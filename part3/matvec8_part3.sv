==> flow/design.v <==
module adder_sat#(
    parameter WIDTH = 14
)(
    input  logic signed [WIDTH-1:0] A,
    input  logic signed [WIDTH-1:0] B,
    output logic signed [WIDTH-1:0] S
);
localparam logic signed [WIDTH-1:0] MAX_VALUE = (2**(WIDTH-1)) - 1;
localparam logic signed [WIDTH-1:0] MIN_VALUE = -(2**(WIDTH-1));
logic signed [WIDTH:0] add_result;
assign add_result = $signed(A) + $signed(B);
assign S = ($signed(add_result) >= $signed(MAX_VALUE))? $signed(MAX_VALUE) : ($signed(add_result) <= $signed(MIN_VALUE)) ? $signed(MIN_VALUE) : $signed(add_result[27:0]);
endmodule: adder_sat
module memory(clk, data_in, data_out, addr, wr_en);
    parameter WIDTH=16, SIZE=64;
    localparam LOGSIZE=$clog2(SIZE);
    input [WIDTH-1:0] data_in;
    output logic [WIDTH-1:0] data_out;
    input [LOGSIZE-1:0] addr;
    input clk, wr_en;
    logic [SIZE-1:0][WIDTH-1:0] mem;
    always_ff @(posedge clk) begin
        data_out <= mem[addr];
        if (wr_en)
            mem[addr] <= data_in;
    end
endmodule
module multiplier#(
    parameter WIDTH = 14
)(
    input  logic signed [WIDTH-1:0] A,
    input  logic signed [WIDTH-1:0] B,
    output logic signed [(WIDTH*2)-1:0] S
);
    assign S = $signed(A) * $signed(B);
endmodule: multiplier
module control_part3(
    input   logic           clk,
    input   logic           rst,
    input   logic           input_valid,
    input   logic           output_ready,
    input   logic           new_matrix,
    output  logic [2:0]     addr_x,
    output  logic           wr_en_x,
    output  logic [5:0]     addr_w,
    output  logic           wr_en_w,
    output  logic           clear_acc,
    output  logic           en_acc,
    output  logic           input_ready,
    output  logic           output_valid
);
typedef enum logic[2:0] {RST, WAIT_NEW_MATRIX, WAIT_W, WAIT_X, MULT, SEND_DATA, WAIT_RESULT} state_t;
state_t state, next_state;
logic[5:0] cntr1;
logic[2:0] cntr2;
logic en_cntr1;
logic en_cntr2;
logic cntr1_done;
logic cntr2_done;
logic en_acc_q;
logic set_done_mult;
logic done_mult;
logic clear_done_mult;
assign cntr1_done = (cntr1 == 6'd63);
assign cntr2_done = (cntr2 == 3'd7);
always_ff @(posedge clk) begin 
    if (rst) begin 
        state <= RST;
    end else begin 
        state <= next_state;
    end
end
always_comb begin 
    case(state)
        RST: begin 
            next_state = WAIT_NEW_MATRIX;
        end
        WAIT_NEW_MATRIX : begin
            if (input_valid) begin 
                if (new_matrix) begin 
                    next_state = WAIT_W;
                end else begin
                    next_state = WAIT_X;
                end
            end else begin 
                next_state = WAIT_NEW_MATRIX;
            end
        end 
        WAIT_W: begin 
            if (cntr1_done && input_valid) begin 
                next_state = WAIT_X;
            end else begin 
                next_state = WAIT_W;
            end
        end 
        WAIT_X: begin
            if (cntr2_done && input_valid) begin 
                next_state = MULT;
            end else begin 
                next_state = WAIT_X;
            end
        end
        MULT: begin 
            if (cntr2_done) begin 
                next_state = WAIT_RESULT;
            end else begin 
                next_state = MULT;
            end
        end
        WAIT_RESULT : begin
            next_state = SEND_DATA;
        end
        SEND_DATA: begin
            if (output_ready) begin 
                if (done_mult) begin 
                    next_state = WAIT_NEW_MATRIX;
                end else begin
                    next_state = MULT;
                end
            end else begin
                next_state = SEND_DATA;
            end
        end
        default: begin
            next_state = RST;
        end
    endcase
end
always_comb begin 
    addr_x  = 2'b0;
    wr_en_x = 1'b0;
    addr_w  = 3'b0;
    wr_en_w = 1'b0;
    clear_acc = 1'b0;
    en_acc_q  = 1'b0;
    input_ready = 1'b0;
    output_valid = 1'b0;
    en_cntr1 = 1'b0;
    en_cntr2 = 1'b0;
    clear_done_mult = 1'b0;
    set_done_mult = 1'b0;
    case(state)
        RST: begin
           clear_acc = 1'b1; 
           clear_done_mult = 1'b1;
        end
        WAIT_NEW_MATRIX: begin
            addr_w = cntr1;
            addr_x = cntr2;
            en_cntr1 = (input_valid && new_matrix);
            en_cntr2 = (input_valid && ~new_matrix);
            wr_en_w  = (input_valid && new_matrix);
            wr_en_x  = (input_valid && ~new_matrix);
            input_ready = 1'b1;
            clear_done_mult = 1'b1; 
        end
        WAIT_W: begin
            addr_w = cntr1;
            en_cntr1 = input_valid;
            wr_en_w = input_valid;
            input_ready = 1'b1; 
        end
        WAIT_X: begin
            addr_x = cntr2;
            en_cntr2 = input_valid;
            wr_en_x = input_valid;
            input_ready = 1'b1;
        end
        MULT: begin
            addr_w = cntr1;
            addr_x = cntr2;
            en_acc_q = 1'b1;
            en_cntr1 = 1'b1;
            en_cntr2 = 1'b1;
            set_done_mult = (cntr1_done && cntr2_done);
        end
        SEND_DATA: begin
            clear_acc = output_ready;
            output_valid = 1'b1; 
        end
        default: begin
            addr_x  = 2'b0;
            wr_en_x = 1'b0;
            addr_w  = 3'b0;
            wr_en_w = 1'b0;
            clear_acc = 1'b0;
            en_acc_q  = 1'b0;
            input_ready = 1'b0;
            output_valid = 1'b0;
            en_cntr1 = 1'b0;
            en_cntr2 = 1'b0;
        end
    endcase
end
always_ff @(posedge clk) begin
    en_acc <= en_acc_q;
end
always_ff @(posedge clk) begin
    if (set_done_mult) begin
        done_mult <= 1'b1;
    end else if (clear_done_mult) begin
        done_mult <= 1'b0;
    end
end
always_ff @(posedge clk) begin 
    if (rst) begin 
        cntr1 <= 6'b0;
    end else if (en_cntr1) begin 
        if (cntr1_done) begin 
            cntr1 <= 6'b0;
        end else begin 
            cntr1 <= cntr1 + 1'b1;
        end
    end
end
always_ff @(posedge clk) begin 
    if (rst) begin 
        cntr2 <= 3'b0;
    end else if (en_cntr2) begin 
        if (cntr2_done) begin 
            cntr2 <= 3'b0;
        end else begin 
            cntr2 <= cntr2 + 1'b1;
        end
    end
end
endmodule: control_part3
module datapath_part3(
    input  logic                 clk,
    input  logic                 rst,
    input  logic signed  [13:0]  input_data,
    input  logic         [2:0]   addr_x,
    input  logic                 wr_en_x,
    input  logic         [5:0]   addr_w,
    input  logic                 wr_en_w,
    input  logic                 clear_acc,
    input  logic                 en_acc,
    output logic signed [27:0]   output_data
);
logic signed [13:0] data_x;
logic signed [13:0] data_w;
logic signed [27:0] mult_result;
logic signed [27:0] adder_result;
logic signed [27:0] reg_accum;
assign output_data = reg_accum;
memory#(
    .WIDTH(14),
    .SIZE(8)
) memory_x(
    .data_in(input_data),
    .data_out(data_x),
    .addr(addr_x),
    .clk(clk),
    .wr_en(wr_en_x)
);
memory#(
    .WIDTH(14),
    .SIZE(64)
) memory_w(
    .data_in(input_data),
    .data_out(data_w),
    .addr(addr_w),
    .clk(clk),
    .wr_en(wr_en_w)
);
multiplier #(
    .WIDTH(14)
) mult(
    .A(data_x),
    .B(data_w),
    .S(mult_result)
);
adder_sat #(
    .WIDTH(28)
) adder(
    .A(mult_result),
    .B(reg_accum),
    .S(adder_result)
);
always_ff @(posedge clk) begin 
    if (clear_acc) begin 
        reg_accum <= 'b0;
    end else if (en_acc) begin 
        reg_accum <= adder_result;
    end
end
endmodule: datapath_part3
module matvec8_part3(clk, reset, input_valid, input_ready,
input_data, new_matrix, output_valid, output_ready, output_data);
    input   logic clk, reset, input_valid, output_ready, new_matrix;
    input   logic signed [13:0] input_data;
    output  logic signed [27:0] output_data;
    output  logic output_valid, input_ready;
    logic [5:0] addr_w;
    logic [2:0] addr_x;
    logic wr_en_x;
    logic wr_en_w;
    logic clear_acc;
    logic en_acc;
    control_part3 control(
        .clk(clk),
        .rst(reset),
        .input_valid(input_valid),
        .output_ready(output_ready),
        .new_matrix(new_matrix),
        .addr_x(addr_x),
        .wr_en_x(wr_en_x),
        .addr_w(addr_w),
        .wr_en_w(wr_en_w),
        .clear_acc(clear_acc),
        .en_acc(en_acc),
        .input_ready(input_ready),
        .output_valid(output_valid)
    );
    datapath_part3 datapath(
        .clk(clk),
        .rst(reset),
        .input_data(input_data),
        .addr_x(addr_x),
        .wr_en_x(wr_en_x),
        .addr_w(addr_w),
        .wr_en_w(wr_en_w),
        .clear_acc(clear_acc),
        .en_acc(en_acc),
        .output_data(output_data)
    );
endmodule: matvec8_part3
# ---- Reports on matvec8_part3
# What the tools print for matvec8_part3, step after step.
# Lines are those of the file above, counted from 1.
# Cell names lack the library's common part.
# A cell with -- has no value.
dict set report design {
  top_module {matvec8_part3}
  clock_port {clk}
  library {sky130hd}
  corner {tt_025C_1v80}
}

# ---- Word-level counts
# Source: Yosys, flattened and elaborated, memories not mapped. Widths are those after wreduce; folded enables and synchronous resets count as part of the registers. Registers that Yosys merges into a memory's read port (data or address) are not register bits. Print and check cells do not count. Equal cells are merged and count once.
dict set report bits {
  clocked_rd_ports_x_width 0
  out_inout_bits 30
  mem_bits_ro 0
  ff_bits 1078
  input_bits 19
  wordCells 75
  n_memories 0
  latch_bits 0
  ramBits 0
}
dict set report op_classes {
  n_logic 7
  n_addsub 5
  n_div 0
  n_shift 6
  multipliers 3
  equal 8
  n_reduce_logical 10
  muxes 24
  compare 2
}
# op n
set op_table {}
lappend op_table {{variable shift 14 x 33 -> 896 bit} 1}
lappend op_table {{variable shift 14 x 33 -> 896 bit with constant A} 1}
lappend op_table {{variable part select 896 x 32 -> 14 bit} 1}
lappend op_table {{AND 896 bit} 1}
lappend op_table {{bitwise OR 896 bit} 1}
lappend op_table {{NOT 896 bit} 1}
lappend op_table {{multiplier 14 x 14 -> 28 bit} 1}
lappend op_table {{AND 112 bit} 1}
lappend op_table {{bitwise OR 112 bit} 1}
lappend op_table {{variable part select 112 x 32 -> 14 bit} 1}
lappend op_table {{NOT 112 bit} 1}
lappend op_table {{variable shift 14 x 33 -> 112 bit} 1}
lappend op_table {{variable shift 14 x 33 -> 112 bit with constant A} 1}
lappend op_table {{2-to-1 mux 28 bit} 2}
lappend op_table {{negation 32 -> 33 bit} 1}
lappend op_table {{negation 7 -> 33 bit} 1}
lappend op_table {{adder 28 x 28 -> 29 bit} 1}
lappend op_table {{>= comparator 29 x 28 -> 1 bit with constant B} 1}
lappend op_table {{<= comparator 29 x 28 -> 1 bit with constant B} 1}
lappend op_table {{multiplier 6 x 3 -> 9 bit with constant B} 1}
lappend op_table {{case mux 3 bit (select 7 bit)} 1}
lappend op_table {{multiplier 3 x 3 -> 6 bit with constant B} 1}
lappend op_table {{2-to-1 mux 3 bit} 6}
lappend op_table {{equality test 3 bit with constant B} 4}
lappend op_table {{2-to-1 mux 6 bit} 2}
lappend op_table {{OR reduction 3 bit} 3}
lappend op_table {{2-to-1 mux 1 bit} 7}
lappend op_table {{equality test 3 x 2 -> 1 bit with constant B} 2}
# Not listed: further kinds 11, cells in them 18.

# ---- Longest topological paths
# Yosys ltp: most cells in a row. Word level: on the elaborated netlist, between registers, memories and ports. Mapped: between sequential cells and ports; inverters and the memories' decode and read muxes count.
dict set report logic_depth {
  depth_word 9
  abc_area 0
  depth_mapped 28
  ltp_nobuf 22
}

# ---- Netlist
# Source: synth_stat.txt of the flow (Yosys; design flattened, memories mapped). It holds for the ABC_AREA given above (unset counts as 0); a run with the other value may have another netlist.
dict set report mapped {
  buffers 525
  ff_cells 1082
  seq_area_mm2 0.0317505
  mapped_cells 6618
  synth_area_mm2 0.0687835
}
# type n type_area_um2
set by_type {}
lappend by_type {edfxtp_1 1008 3.03E+04}
lappend by_type {a22o_1 673 5.89E+03}
lappend by_type {fa_1 242 4.84E+03}
lappend by_type {nand2_1 936 3513.37}
lappend by_type {mux2i_1 232 2.32E+03}
lappend by_type {a21oi_1 355 1.78E+03}
lappend by_type {nor2_1 474 1.78E+03}
lappend by_type {o2bb2ai_1 185 1.62E+03}
lappend by_type {o21ai_0 300 1501.44}
lappend by_type {dfxtp_1 74 1.48E+03}
lappend by_type {clkbuf_1 372 1.4E+03}
lappend by_type {ha_1 109 1.36E+03}
lappend by_type {nand3_1 223 1116.07}
lappend by_type {inv_1 281 1.05E+03}
lappend by_type {mux4_2 42 945.907}
lappend by_type {and2_1 89 556.784}
lappend by_type {o211ai_1 74 555.533}
lappend by_type {o221ai_1 54 472.954}
# Other cell types: 80; their cells: 895.
# The figures by module come from a second, unflattened synthesis with its own total; it is not the netlist above.
dict set report hier_totals {
  hier_cells 5769
  hier_area_mm2 0.0677137
}
# Rows give one instance, submodules left out.
# module area_mm2 n_cells instances mod_seq_area_mm2
set by_module {}
lappend by_module {memory 0.0484627 3759 1 0.0271861}
lappend by_module {memory 0.0079614 716 1 0.0036435}
lappend by_module {{multiplier #(WIDTH=14)} 0.0076899 857 1 0}
lappend by_module {{adder_sat #(WIDTH=28)} 0.0017041 241 1 0}
lappend by_module {datapath_part3 0.0010122 90 1 0.0005605}
lappend by_module {control_part3 0.0008833 106 1 0.0003603}
lappend by_module {matvec8_part3 0 0 1 0}

# ---- Path before layout
# OpenSTA on the mapped netlist: ideal clock, no wires. The path of least setup slack (recovery checks aside). Input and output delay are each 20% of the period. Register names are those of the netlist, which keeps one name where synthesis merged equal registers.
dict set report synth_timing {
  kind {input -> register}
  startpoint {input new_matrix}
  endpoint {register control.cntr1[5]}
  n_path_buf 1
  tclk_ns 75.7
  in_delay_ns 15.140
  path_delay_ns 41.074
  setup_ns 0.070
  t_required_ns 75.630
  path_slack_ns 19.487
  path_stages 7
  t_arrival_ns 56.144
  t_first_pin_ns 15.140
  synth_period_reached_ns 56.213
}
# "path_delay_ns" = arrival - input delay + setup time.
# "path_stages" counts driving pins, that of a launching flip-flop among them; a cell with two outputs on the path counts twice.
# "synth_period_reached_ns" = period - worst setup slack (recovery checks aside). The figure is calculated, with input and output delays left at 20% of the set period.
# The rows between start and end are the longest chain of elaborated cells between them; the timing report does not say that the signal goes this way. Where chains are equally long, one stands for them.
# Each line given opens the expression or statement behind the cell; cells for indexed reads and writes are added by Yosys, which also makes memories of some case tables.
# At most two assigning lines are given for a register; there are more.
dict set report synth_between {
  cell_sequence {a21oi_1 > nor2_1 > or2_2 > clkbuf_1 > nand4_1 > or3_1 > a21oi_1}
  elab_chain_len 2
  cone_cells 2
  cone_classes {mux (1); reduce/logical (1)}
}
# item line
set synth_rtl {}
lappend synth_rtl {{start, declared} 290} ;# input   logic clk, reset, input_valid, output_ready, new_matrix;
lappend synth_rtl {{logical AND 1 bit} 150} ;# en_cntr1 = (input_valid && new_matrix);
lappend synth_rtl {{case mux 1 bit (select 3 bit)} 142} ;# case(state)
lappend synth_rtl {{end, assigned} 207} ;# cntr1 <= 6'b0;
lappend synth_rtl {{end, assigned} 212} ;# cntr1 <= cntr1 + 1'b1;
lappend synth_rtl {{end, declared} 54} ;# logic[5:0] cntr1;
# Nets of the timed path that keep an RTL name, with a line that drives or declares them; the list need not be complete.
# net line
set synth_named_nets {}
lappend synth_named_nets {control.wr_en_w 142}

# ---- Path in the finished layout
# From the final timing report of record 1: the path of least setup slack in the routed layout; clock arrival at registers is part of the times.
dict set report layout_timing {
  kind {input -> register}
  startpoint {input input_valid}
  endpoint {register datapath.memory_w.mem}
  t_required_ns 77.86
  path_slack_ns 58.24
  n_path_buf 7
  path_stages 9
  t_first_pin_ns 15.48
  in_delay_ns 15.48
  setup_ns 0.34
  tclk_ns 77.4
  t_arrival_ns 19.62
}
# Where an end lacks its bit number, it is one bit of the signal, or one of the new flip-flops if synthesis recoded a state register.
# The rows between start and end are the longest chain of elaborated cells between them; the timing report does not say that the signal goes this way. Where chains are equally long, one stands for them.
dict set report layout_between {
  cell_sequence {clkdlybuf4s50_1 > inv_1 > nor2_4 > buf_12 > buf_4 > buf_6 > buf_12 > buf_16 > buf_16}
  elab_chain_len 2
  cone_cells 2
  cone_classes {mux (1); reduce/logical (1)}
}
# item line
set layout_rtl {}
lappend layout_rtl {{start, declared} 290} ;# input   logic clk, reset, input_valid, output_ready, new_matrix;
lappend layout_rtl {{logical AND 1 bit} 152} ;# wr_en_w  = (input_valid && new_matrix);
lappend layout_rtl {{case mux 1 bit (select 2 bit)} 142} ;# case(state)
lappend layout_rtl {{end, assigned} 25} ;# mem[addr] <= data_in;
lappend layout_rtl {{end, declared} 21} ;# logic [SIZE-1:0][WIDTH-1:0] mem;
# Nets of the timed path that keep an RTL name, with a line that drives or declares them; the list need not be complete.
# net line
set layout_named_nets {}
lappend layout_named_nets {control.wr_en_w 142}

# Record of 2 stored runs of the RTL-to-layout flow on matvec8_part3, platform sky130hd. The runs are unordered. Constraints: input delay and output delay 20% of the set period each, output load 0.01 pF.
# By "achievedPeriod_ns" is meant the clock period of the run minus its worst setup slack. This is arithmetic on one report: input and output delays are still those of the set period (20% each).
# "critical_path_time_ns" is the time allowed to the run's worst setup path (the clock period less input and output delay, where it has them) less its slack. Clock arrival times count: a late capture clock shortens it, a late launch clock lengthens it.
# "total_power_uw" is the tool's figure for a default switching activity; nothing was simulated.
run="record 1" settings period_ns=77.4 CORE_UTILIZATION=17 SETUP_SLACK_MARGIN=-2.0 CELL_PAD_IN_SITES_GLOBAL_PLACEMENT=1 TNS_END_PERCENT=5 GPL_ROUTABILITY_DRIVEN=0 CAP_MARGIN=5 SLEW_MARGIN=40 CORE_MARGIN=2
run="record 1" results finalUtil_pct=20.1 timing.setup.ws_ns=58.236 synthesis_area_mm2=0.0687835 achievedPeriod_ns=19.164 final_die_area_mm2=0.409715 finalCellArea_mm2=0.0810114 timing.setup.tns_ns=0.000 critical_path_time_ns=3.68 path_kind="input -> register" final_hold_ws_ns=0.434 total_power_uw=2676
run="record 2" settings period_ns=92.5 CORE_UTILIZATION=42 SETUP_SLACK_MARGIN=-2.0 PLACE_DENSITY=0.74 CORE_ASPECT_RATIO=0.8 CORE_MARGIN=3 CTS_CLUSTER_SIZE=85 SLEW_MARGIN=40 MIN_ROUTING_LAYER="met1" CAP_MARGIN=20
run="record 2" results finalUtil_pct=47.4 timing.setup.ws_ns=70.635 synthesis_area_mm2=0.0687835 achievedPeriod_ns=21.865 final_die_area_mm2=0.168691 finalCellArea_mm2=0.0769063 timing.setup.tns_ns=0.000 critical_path_time_ns=3.37 path_kind="input -> register" final_hold_ws_ns=0.453 total_power_uw=2212
